==> flow/design.v <==
`timescale 1ns / 1ps
module alu
    #(
    parameter          NB_DATA     = 8
    )
    (
    input  wire        [NB_DATA - 1:0]                      dato_a,
    input  wire        [NB_DATA - 1:0]                      dato_b,
    input  wire        [NB_DATA - 3:0]                          op,
    output wire        [NB_DATA - 1:0]                         o_res,
    output wire                                                o_carry
    );
    localparam ADD = 6'b100000;
    localparam SUB = 6'b100010;
    localparam AND = 6'b100100;
    localparam OR  = 6'b100101;
    localparam XOR = 6'b100110;
    localparam SRA = 6'b000011;
    localparam SRL = 6'b000010;
    localparam NOR = 6'b100111;
    reg carry;
    reg [NB_DATA : 0] aluResult;
    assign o_res = aluResult;
    assign o_carry = carry;
    always @(*) begin
        case (op)
        ADD: begin
                aluResult = (dato_a) + (dato_b);  
                carry = aluResult[NB_DATA];
             end
        SUB: begin
                aluResult = (dato_a) - (dato_b);  
                carry = aluResult[NB_DATA];
             end
        AND: begin
                aluResult = dato_a & dato_b;  
                carry = 1'b0;
             end
        OR : begin
                aluResult = dato_a | dato_b;  
                carry = 1'b0;
             end
        XOR: begin
                aluResult = dato_a ^ dato_b;  
                carry = 1'b0;
             end
        SRA: begin
                aluResult = $signed(dato_a) >>> dato_b;  
                carry = 1'b0;
             end
        SRL: begin
                aluResult = dato_a >> dato_b;  
                carry = 1'b0;
             end
        NOR: begin
                aluResult = ~(dato_a | dato_b);  
                carry = 1'b0;
             end
        default: begin
                    aluResult = {NB_DATA{1'b0}};
                    carry = 1'b0;
                 end
        endcase
    end
endmodule
`timescale 1ns / 1ps
module top#(
        parameter       NB_DATA = 8
    )
    (
    input  wire        [NB_DATA - 1:0]                      switches,
    input  wire                                             boton1,
    input  wire                                             boton2,
    input  wire                                             boton3,
    input  wire                                             botonReset, 
    input  wire                                             i_clk,
    output wire        [NB_DATA - 1:0]                        o_res,
    output wire                                               o_carry        
    );
    reg     [NB_DATA-1 : 0]      datoA;
    reg     [NB_DATA-1 : 0]      datoB;
    reg     [NB_DATA-3 : 0]      operacion;
    wire    [NB_DATA-1 : 0]      aluA;
    wire    [NB_DATA-1 : 0]      aluB;
    wire    [NB_DATA-3 : 0]      aluOp;
    wire    [NB_DATA-1 : 0]      aluOut;
    wire                         aluCarry;
    assign aluA = datoA;
    assign aluB = datoB;
    assign aluOp = operacion;
    assign o_res = aluOut;
    assign o_carry = aluCarry;
    alu
	#(
    	.NB_DATA   	(NB_DATA)
	)
	u_alu
	(
    	.dato_a (aluA),
    	.dato_b (aluB),
    	.op     (aluOp),
    	.o_res  (aluOut),
    	.o_carry (aluCarry)
	);
	always@(posedge i_clk) begin: reset
            if(botonReset)begin
                datoA    <= {NB_DATA-1{1'b0}};
                datoB    <= {NB_DATA-1{1'b0}};
                operacion   <= {NB_DATA-3{1'b0}};
            end
            if(boton1)
                datoA <= switches;
            else if(boton2)
                datoB <= switches;
            else if(boton3) 
                operacion <= switches;
     end
endmodule
* Reports on top
Tool output for the design above, in the order of the flow.
Line numbers count from 1 in the design file above.
Operators carry their Yosys type and port widths (W data, S select, Z words).
Not given: -
- Design top :: top
- Clock :: i_clk
- Cell library :: sky130hd
- Corner :: tt_025C_1v80

* Elaborated design
Yosys after proc, flatten, opt, wreduce and memory -nomap, before mapping. Memory bits, and registers merged into a memory's read port (data or address), are not among the register bits. Print and check cells are not counted. Equal cells are merged and count once.
- Latch bits :: 0
- Clocked read ports x word width :: 0
- Input bits :: 13
- Memories :: 0
- Output and inout port bits :: 9
- Bits in registers :: 22
- ROM bits :: 0
- Bits in writable memories :: 0
- Word-level cells :: 31
- Multipliers :: 0
- Div/mod/pow operators :: 0
- Equality and inequality tests :: 8
- Multiplexer cells :: 11
- Magnitude comparators :: 0
- Reduce/logical cells :: 1
- Shift operators :: 2
- Bitwise logic cells :: 4
- Add/subtract/negate cells :: 2
** Operators with widths (number)
- $pmux W8 S8 :: 1
- $mux W8 :: 5
- $eq A6 B6 Y1 const B :: 6
- $mux W6 :: 4
- $eq A6 B2 Y1 const B :: 2
- $add A8 B8 Y9 :: 1
- $sub A8 B8 Y9 :: 1
- $and A8 B8 Y8 :: 1
- $or A8 B8 Y8 :: 1
- $xor A8 B8 Y8 :: 1
- $shr A8 B8 Y8 :: 1
- $sshr A8 B8 Y8 :: 1
- $not A8 Y8 :: 1
- $reduce_bool A2 Y1 :: 1
- $pmux W1 S2 :: 1

* Longest topological paths
Depth = most cells in a row (Yosys ltp): at word level without a register or memory, in the mapped netlist without a sequential cell, where the memories' decode and read muxes count.
- Depth in word-level cells :: 4
- ABC_AREA :: 0
- Gate-level depth with buffers :: 9
- Gate-level depth less buffers :: 8

* Mapped cells and area
The flow's flattened synthesis, as Yosys stat reports it; memories are mapped. The netlist is that of the ABC_AREA named above (0 if unset); the other value can give another one.
- Mapped flip-flops :: 22
- Chip area (Yosys) :: 0.0026388 mm²
- Buffers :: 22
- Area of sequential cells :: 0.0005205 mm²
- Cells in the netlist :: 335
** Cell types
- sky130_fd_sc_hd__ha_1 :: number 26, total area 325.312 µm²
- sky130_fd_sc_hd__dfxtp_1 :: number 14, total area 280.269 µm²
- sky130_fd_sc_hd__edfxtp_1 :: number 8, total area 240.23 µm²
- sky130_fd_sc_hd__nand2_1 :: number 40, total area 150.144 µm²
- sky130_fd_sc_hd__mux2i_1 :: number 12, total area 120.115 µm²
- sky130_fd_sc_hd__xnor2_1 :: number 12, total area 105.101 µm²
- sky130_fd_sc_hd__nor2_1 :: number 25, total area 93.84 µm²
- sky130_fd_sc_hd__o21ai_0 :: number 18, total area 90.086 µm²
- sky130_fd_sc_hd__a21oi_1 :: number 16, total area 80.077 µm²
- sky130_fd_sc_hd__inv_1 :: number 20, total area 75.072 µm²
- sky130_fd_sc_hd__nand2b_1 :: number 12, total area 75.072 µm²
- sky130_fd_sc_hd__o31ai_1 :: number 10, total area 75.072 µm²
- sky130_fd_sc_hd__mux4_2 :: number 3, total area 67.565 µm²
- sky130_fd_sc_hd__and2_1 :: number 10, total area 62.56 µm²
- sky130_fd_sc_hd__clkbuf_1 :: number 14, total area 52.55 µm²
- sky130_fd_sc_hd__o211ai_1 :: number 7, total area 52.55 µm²
- sky130_fd_sc_hd__buf_2 :: number 8, total area 40.038 µm²
- sky130_fd_sc_hd__fa_1 :: number 2, total area 40.038 µm²
Not listed: further types 41, cells in them 78.
The figures by module come from a second, unflattened synthesis with its own total; it is not the netlist above.
- Cells (unflattened synthesis) :: 304
- Area total of the unflattened synthesis :: 0.0026188 mm²
Rows give one instance, submodules left out.
** By module
- alu #(NB_DATA=8) :: area 0.0017404 mm², instances 1, cells 240, seq. area 0 mm²
- top :: area 0.0008783 mm², instances 1, cells 64, seq. area 0.0005205 mm²

* Timing after synthesis
Source: OpenSTA report_checks on the synthesized netlist (no wires, ideal clock, input and output delay 20% of the period each), path of least setup slack; recovery checks are left aside. Register names are those of the netlist, which keeps one name where synthesis merged equal registers.
- Path type :: reg-to-output
- From :: register datoA[0]
- To :: output o_res[4]
- Arrival :: 2.088 ns
- Clock period :: 4.95 ns
- Data required time :: 3.960 ns
- Driving pins on the path :: 8
- Launch time at the first pin :: 0.000 ns
- External output delay :: 0.990 ns
- Path delay :: 2.088 ns
- Path slack :: 1.872 ns
- Path buffers :: 0
- Synthesis period reached :: 3.078 ns
"path delay" = arrival - input delay + setup time.
At an output port there is no setup time.
"driving pins on the path": output pins that drive a net of the path, with the launching flip-flop's if there is one; two outputs of one cell count as two.
"synthesis period reached" = period - worst setup slack (recovery checks aside). The figure is calculated, with input and output delays left at 20% of the set period.
- Cells stage by stage :: sky130_fd_sc_hd__edfxtp_1 > sky130_fd_sc_hd__ha_1 > sky130_fd_sc_hd__fa_1 > sky130_fd_sc_hd__a21o_1 > sky130_fd_sc_hd__a21oi_1 > sky130_fd_sc_hd__xor2_1 > sky130_fd_sc_hd__nor2_1 > sky130_fd_sc_hd__or4_1
** RTL lines, path post-synthesis
- from (decl) :: line 80 : reg     [NB_DATA-1 : 0]      datoA;
- from (assign) :: line 107 : datoA    <= {NB_DATA-1{1'b0}};
- from (assign) :: line 112 : datoA <= switches;
- to (decl) :: line 77 : output wire        [NB_DATA - 1:0]                        o_res,
Chain of elaborated cells between the ends: none given.

* Worst path after layout
From the final timing report of flow run A: the path of least setup slack in the routed layout; clock arrival at registers is part of the times.
- Path type :: reg-to-output
- From :: register datoA[0]
- To :: output o_res[4]
- Data required time :: 1.62 ns
- Launch time at the first pin :: 0.26 ns
- Driving pins on the path :: 10
- External output delay :: 0.40 ns
- Arrival :: 2.50 ns
- Path buffers :: 2
- Path slack :: -0.89 ns
- Clock period :: 2.02 ns
- Cells stage by stage :: sky130_fd_sc_hd__edfxtp_1 > sky130_fd_sc_hd__buf_6 > sky130_fd_sc_hd__ha_4 > sky130_fd_sc_hd__fa_2 > sky130_fd_sc_hd__a21o_1 > sky130_fd_sc_hd__a21oi_2 > sky130_fd_sc_hd__xor2_1 > sky130_fd_sc_hd__nor2_1 > sky130_fd_sc_hd__or4_4 > sky130_fd_sc_hd__buf_6
** RTL lines, path after layout
- from (decl) :: line 80 : reg     [NB_DATA-1 : 0]      datoA;
- from (assign) :: line 107 : datoA    <= {NB_DATA-1{1'b0}};
- from (assign) :: line 112 : datoA <= switches;
- to (decl) :: line 77 : output wire        [NB_DATA - 1:0]                        o_res,
Chain of elaborated cells between the ends: none given.

Appendix: measured runs

2 stored runs of top in the flow (synthesis by Yosys, layout by OpenROAD, sky130hd cells), in arbitrary order. Constraints: input delay and output delay 20% of the set period each, output load 0.01 pF.
"clock period achieved" is the run's clock period less its worst setup slack. It is reckoned from that one timing run; input and output delays stay at 20% of the period that was set.
By "worst path time" is meant the share of the clock period that the worst setup path is allowed (20% is reserved at inputs, 20% at outputs), minus its slack. Clock arrival times at its registers enter into it.
"power consumption" is the tool's figure for a default switching activity; nothing was simulated.

** Flow run A
- Settings :: period_ns=2.02; CORE_UTILIZATION=22; SETUP_SLACK_MARGIN=0.34; PLACE_DENSITY_LB_ADDON=0.02; CORE_MARGIN=5; TNS_END_PERCENT=90; ABC_AREA=0; GPL_ROUTABILITY_DRIVEN=1; CAP_MARGIN=35; SLEW_MARGIN=35; MIN_ROUTING_LAYER=met1
- Chip area after synthesis (Yosys) :: 0.0026388 mm²
- Die footprint :: 0.014285 mm²
- Standard-cell area after routing :: 0.0042203 mm²
- Final design utilization :: 35.6 %
- Setup slack of the worst path :: -0.886 ns
- Sum of negative setup slack :: -5.749 ns
- Worst hold slack :: 0.501 ns
- Power consumption :: 2156 µW
- Clock period achieved :: 2.906 ns
- Worst path time :: 2.50 ns
- Critical path kind :: reg-to-output

** Flow run B
- Settings :: period_ns=2.63; SETUP_SLACK_MARGIN=0.24; CAP_MARGIN=20; CORE_MARGIN=2; CORE_UTILIZATION=40; SLEW_MARGIN=20
- Chip area after synthesis (Yosys) :: 0.0026388 mm²
- Die footprint :: 0.0072624 mm²
- Standard-cell area after routing :: 0.0040251 mm²
- Final design utilization :: 63.4 %
- Setup slack of the worst path :: -0.381 ns
- Sum of negative setup slack :: -1.130 ns
- Worst hold slack :: 0.523 ns
- Power consumption :: 1604 µW
- Clock period achieved :: 3.011 ns
- Worst path time :: 2.48 ns
- Critical path kind :: reg-to-output
